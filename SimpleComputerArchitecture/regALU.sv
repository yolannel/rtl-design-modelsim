==> flow/design.v <==
module reg_file(input logic [3:0] RA1, RA2, WA,
 input logic signed[7:0] data_in,
 input logic clk, write_enable,
 output logic signed[7:0] data_out1, data_out2);
logic signed[7:0] rf [0:15];
assign data_out1 = rf[RA1];  
assign data_out2 = rf[RA2];  
always @ (posedge clk)  
  if (write_enable)
     rf[WA] <= data_in;
endmodule 
module alu(input logic signed[7:0] a,
 input logic signed[7:0] b,
 output logic signed[7:0] ALUResult,
 input logic [1:0] ALUControl);
always_comb
begin
 case(ALUControl)
 2'b00 : ALUResult = a & b;  
 2'b01 : ALUResult = a | b;  
 2'b10 : ALUResult = a + b;  
 2'b11 : ALUResult = a - b;  
 default : ALUResult = 8'b0;
 endcase
end
endmodule
module reg_file_alu(
	input logic [3:0]RA1,RA2,WA,
	input logic signed[7:0]external_data_in,
	input logic [1:0]ALUcontrol,
	input logic clk,regwrite,ALUsrc,
	output logic signed[7:0] ALUresult
	);
reg signed[7:0] RD1, RD2; 
reg signed[7:0] mux_out; 
reg_file step1(RA1, RA2, WA, ALUresult, clk, regwrite, RD1, RD2);
assign mux_out = (ALUsrc) ? external_data_in : RD2; 
alu step2(RD1,mux_out,ALUresult,ALUcontrol);
endmodule
From RTL to reports: reg_file_alu

The steps from the RTL of reg_file_alu to its reports follow in flow order.
Lines are those of the file above, counted from 1.
Operators: Yosys type, input widths -> output width; for muxes data width and select width s.
Library cell names are shortened.
Not given: n/a

Top module: reg_file_alu
Clock port: clk
Cell library: sky130hd
Corner: tt_025C_1v80

Elaborated design

Yosys after proc, flatten, opt, wreduce and memory -nomap, before mapping. Enables and synchronous resets that opt folds into registers are not counted as muxes. Memory bits, and registers merged into a memory's read port (data or address), are not among the register bits. Print and check cells are not counted. Equal cells are merged and count once.
Memory sizes are those after Yosys's memory passes, which may raise the word count (mostly to a power of two), join words into wider ones and drop unused or constant bits.

Word-level cells: 14
Flip-flop bits (word level): 0
Memory bits (writable): 128
Memory cells: 1

Equal/unequal tests: 3
$add $sub $neg: 2
Bitwise operators: 2
Mux-type cells: 5
Reductions and logical operators: 1

Memory list:

| memory   | words | bits a word | read ports | write ports | RTL line | source |
| step1.rf | 16    | 8           | 2          | 1           | 5        | `logic signed[7:0] rf [0:15];` |

Operators with widths:

| operator           | count |
| $pmux 8 s4         | 1 |
| $mux 8             | 2 |
| $add 8x8->8        | 1 |
| $sub 8x8->8        | 1 |
| $and 8x8->8        | 1 |
| $or 8x8->8         | 1 |
| $eq 2x2->1 const B | 2 |
| $mux 4             | 1 |
| $eq 2x1->1 const B | 1 |
| $logic_not 2->1    | 1 |
| $mux 1             | 1 |

Logic depth

Longest topological path by Yosys (ltp), each cell counted once; first at word level (registers and memories cut), then after technology mapping (sequential cells cut; the memories' decode and read muxes count).

Depth after elaboration: 4
ABC_AREA: 0
Depth in mapped cells: 22
Depth with buffers taken out: 18

Synthesis result

Source: synth_stat.txt of the flow (Yosys; design flattened, memories mapped). It holds for the ABC_AREA given above (unset counts as 0); a run with the other value may have another netlist.

Area of sequential cells: 3843.7 um^2
Standard cells after synthesis: 436
Chip area (Yosys): 6852.8 um^2
Flip-flops: 128
Buffers: 27

Cell types:

| cell type | count |
| edfxtp_1  | 128 |
| mux4_2    | 55 |
| mux2i_1   | 36 |
| ha_1      | 10 |
| nor2_1    | 29 |
| a22oi_1   | 12 |
| nand2_1   | 20 |
| a21oi_1   | 11 |
| mux4_1    | 2 |
| maj3_1    | 5 |
| nand2b_1  | 7 |
| xnor2_1   | 5 |
| xor2_1    | 5 |
| clkbuf_1  | 11 |
| nand3_1   | 8 |
| nor3_1    | 8 |
| buf_2     | 7 |
| o21ai_0   | 7 |

Other cell types: 39; their cells: 70.
The figures by module come from a second, unflattened synthesis with its own total; it is not the netlist above.

Cell total of the unflattened synthesis: 394
Area total of the unflattened synthesis: 6814.0 um^2

Each row is one instance without its submodules.

Modules:

| module       | instances | sequential area (um^2) | area (um^2) | cells |
| reg_file     | 1         | 3843.7                 | 6025.8      | 291 |
| alu          | 1         | 0.0                    | 656.9       | 94 |
| reg_file_alu | 1         | 0.0                    | 131.4       | 9 |

Path before layout

Source: OpenSTA report_checks on the synthesized netlist (no wires, ideal clock, input and output delay 20% of the period each), path of least setup slack; recovery checks are left aside. Register names are those of the netlist, which keeps one name where synthesis merged equal registers.

Path kind: input port to output port
Start point: input port RA2[1]
End point: output port ALUresult[7]
Output delay: 1.318 ns
Path buffers: 3
Data required time: 5.272 ns
Arrival time: 5.376 ns
Period: 6.59 ns
Stages: 21
Delay of the path: 4.058 ns
Time at the first pin: 1.318 ns
Input delay: 1.318 ns
Slack: -0.104 ns
Period reached after synthesis: 6.694 ns

"delay of the path" is the arrival time less input delay plus setup time.
At an output port there is no setup time.
"stages": output pins that drive a net of the path, with the launching flip-flop's if there is one; two outputs of one cell count as two.
"period reached after synthesis" = period - worst setup slack (recovery checks aside). The figure is calculated, with input and output delays left at 20% of the set period.
Between the ends stands the longest chain of elaborated cells between them, by number of cells; it is not shown to be the way that was timed. Of several equally long chains one is given.
Each line given opens the expression or statement behind the cell; cells for indexed reads and writes are added by Yosys, which also makes memories of some case tables.
The chain passes a memory read, where the word-level depth is cut; so it can be longer than that depth.

Cell sequence: buf_2 -> buf_2 -> mux2i_1 -> a22oi_1 -> nand4_1 -> nand3_1 -> inv_1 -> ha_1 -> nand2_1 -> o21ai_0 -> inv_1 -> ha_1 -> nor2b_1 -> o21ai_0 -> a21oi_1 -> o41ai_1 -> clkbuf_1 -> nor4b_1 -> o21bai_2 -> a31oi_1 -> nor4_2
Cells in the longest elaborated chain: 4
Elaborated cells on any way between the ends: 7
Source lines of those cells: 7
Classes of those cells: add/sub (2); mux (2); logic (2); memory (1)

RTL lines, path after synthesis:

| element      | RTL line | source |
| from (decl)  | 28       | `input logic [3:0]RA1,RA2,WA,` |
| $mem_v2 16x8 | 5        | `logic signed[7:0] rf [0:15];` |
| $mux 8       | 37       | `assign mux_out = (ALUsrc) ? external_data_in : RD2;` |
| $sub 8x8->8  | 22       | `2'b11 : ALUResult = a - b;` |
| $pmux 8 s4   | 18       | `case(ALUControl)` |
| to (decl)    | 32       | `output logic signed[7:0] ALUresult` |

Worst path after layout

Path of least setup slack in the final report of job 1 (OpenROAD, finished layout, wires in). Where an end is a register, its clock arrival counts in the times.

Path kind: input port to output port
Start point: input port RA2[2]
End point: output port ALUresult[7]
Path buffers: 3
Stages: 17
Arrival time: 7.25 ns
Time at the first pin: 1.97 ns
Period: 9.87 ns
Slack: 0.64 ns
Data required time: 7.90 ns
Output delay: 1.97 ns
Input delay: 1.97 ns

Between the ends stands the longest chain of elaborated cells between them, by number of cells; it is not shown to be the way that was timed. Of several equally long chains one is given.
The chain passes a memory read, where the word-level depth is cut; so it can be longer than that depth.

Cell sequence: clkdlybuf4s50_1 -> mux4_1 -> mux2_2 -> and3_1 -> a211o_1 -> nor4b_4 -> a21oi_1 -> xnor2_1 -> ha_1 -> nor3_1 -> nor2_1 -> o41ai_1 -> buf_4 -> or4b_2 -> a31oi_1 -> nor4_2 -> clkdlybuf4s50_1
Cells in the longest elaborated chain: 4
Elaborated cells on any way between the ends: 7
Source lines of those cells: 7
Classes of those cells: add/sub (2); mux (2); logic (2); memory (1)

RTL lines, path post-layout:

| element      | RTL line | source |
| from (decl)  | 28       | `input logic [3:0]RA1,RA2,WA,` |
| $mem_v2 16x8 | 5        | `logic signed[7:0] rf [0:15];` |
| $mux 8       | 37       | `assign mux_out = (ALUsrc) ? external_data_in : RD2;` |
| $sub 8x8->8  | 22       | `2'b11 : ALUResult = a - b;` |
| $pmux 8 s4   | 18       | `case(ALUControl)` |
| to (decl)    | 32       | `output logic signed[7:0] ALUresult` |

Memo
Re: implementation data of reg_file_alu

Top module reg_file_alu; platform sky130hd; tools Yosys and OpenROAD; 2 stored runs in no particular order. Input and output delays are each 20% of the period that was set; the output load is 0.01 pF.
"time of the worst setup path" means the part of the period allowed to the worst setup path (the constraints hold back 20% at inputs and 20% at outputs) less its slack; where the path has registers, the arrival times of their clocks count too.
A setting shown as -- is not set for that run.

| setting or result                         | job 1                     | job 2                     |
| period_ns                                 | 9.87                      | 11.4                      |
| CORE_UTILIZATION                          | 53                        | 51                        |
| PLACE_DENSITY_LB_ADDON                    | 0.28                      | 0.1                       |
| CORE_MARGIN                               | 3                         | 2                         |
| CELL_PAD_IN_SITES_GLOBAL_PLACEMENT        | 0                         | 0                         |
| ABC_AREA                                  | 0                         | --                        |
| CAP_MARGIN                                | 35                        | 20                        |
| SLEW_MARGIN                               | 20                        | 20                        |
| SETUP_SLACK_MARGIN                        | --                        | 1.38                      |
| CORE_ASPECT_RATIO                         | --                        | 1.46                      |
| TNS_END_PERCENT                           | --                        | 15                        |
| CTS_CLUSTER_DIAMETER                      | --                        | 143                       |
| worst-case hold slack (ns)                | 1.437                     | 1.472                     |
| time of the worst setup path (ns)         | 5.28                      | 5.05                      |
| worst path kind                           | input port to output port | input port to output port |
| total negative slack on setup checks (ns) | 0.000                     | 0.000                     |
| mapped cell area after synthesis (um^2)   | 6852.8                    | 6852.8                    |
| setup slack of the critical path (ns)     | 0.642                     | 1.787                     |
| utilization after routing                 | 0.656                     | 0.605                     |
| die outline area (um^2)                   | 14330.5                   | 14397.1                   |
| standard-cell area after routing (um^2)   | 8081.5                    | 7987.7                    |
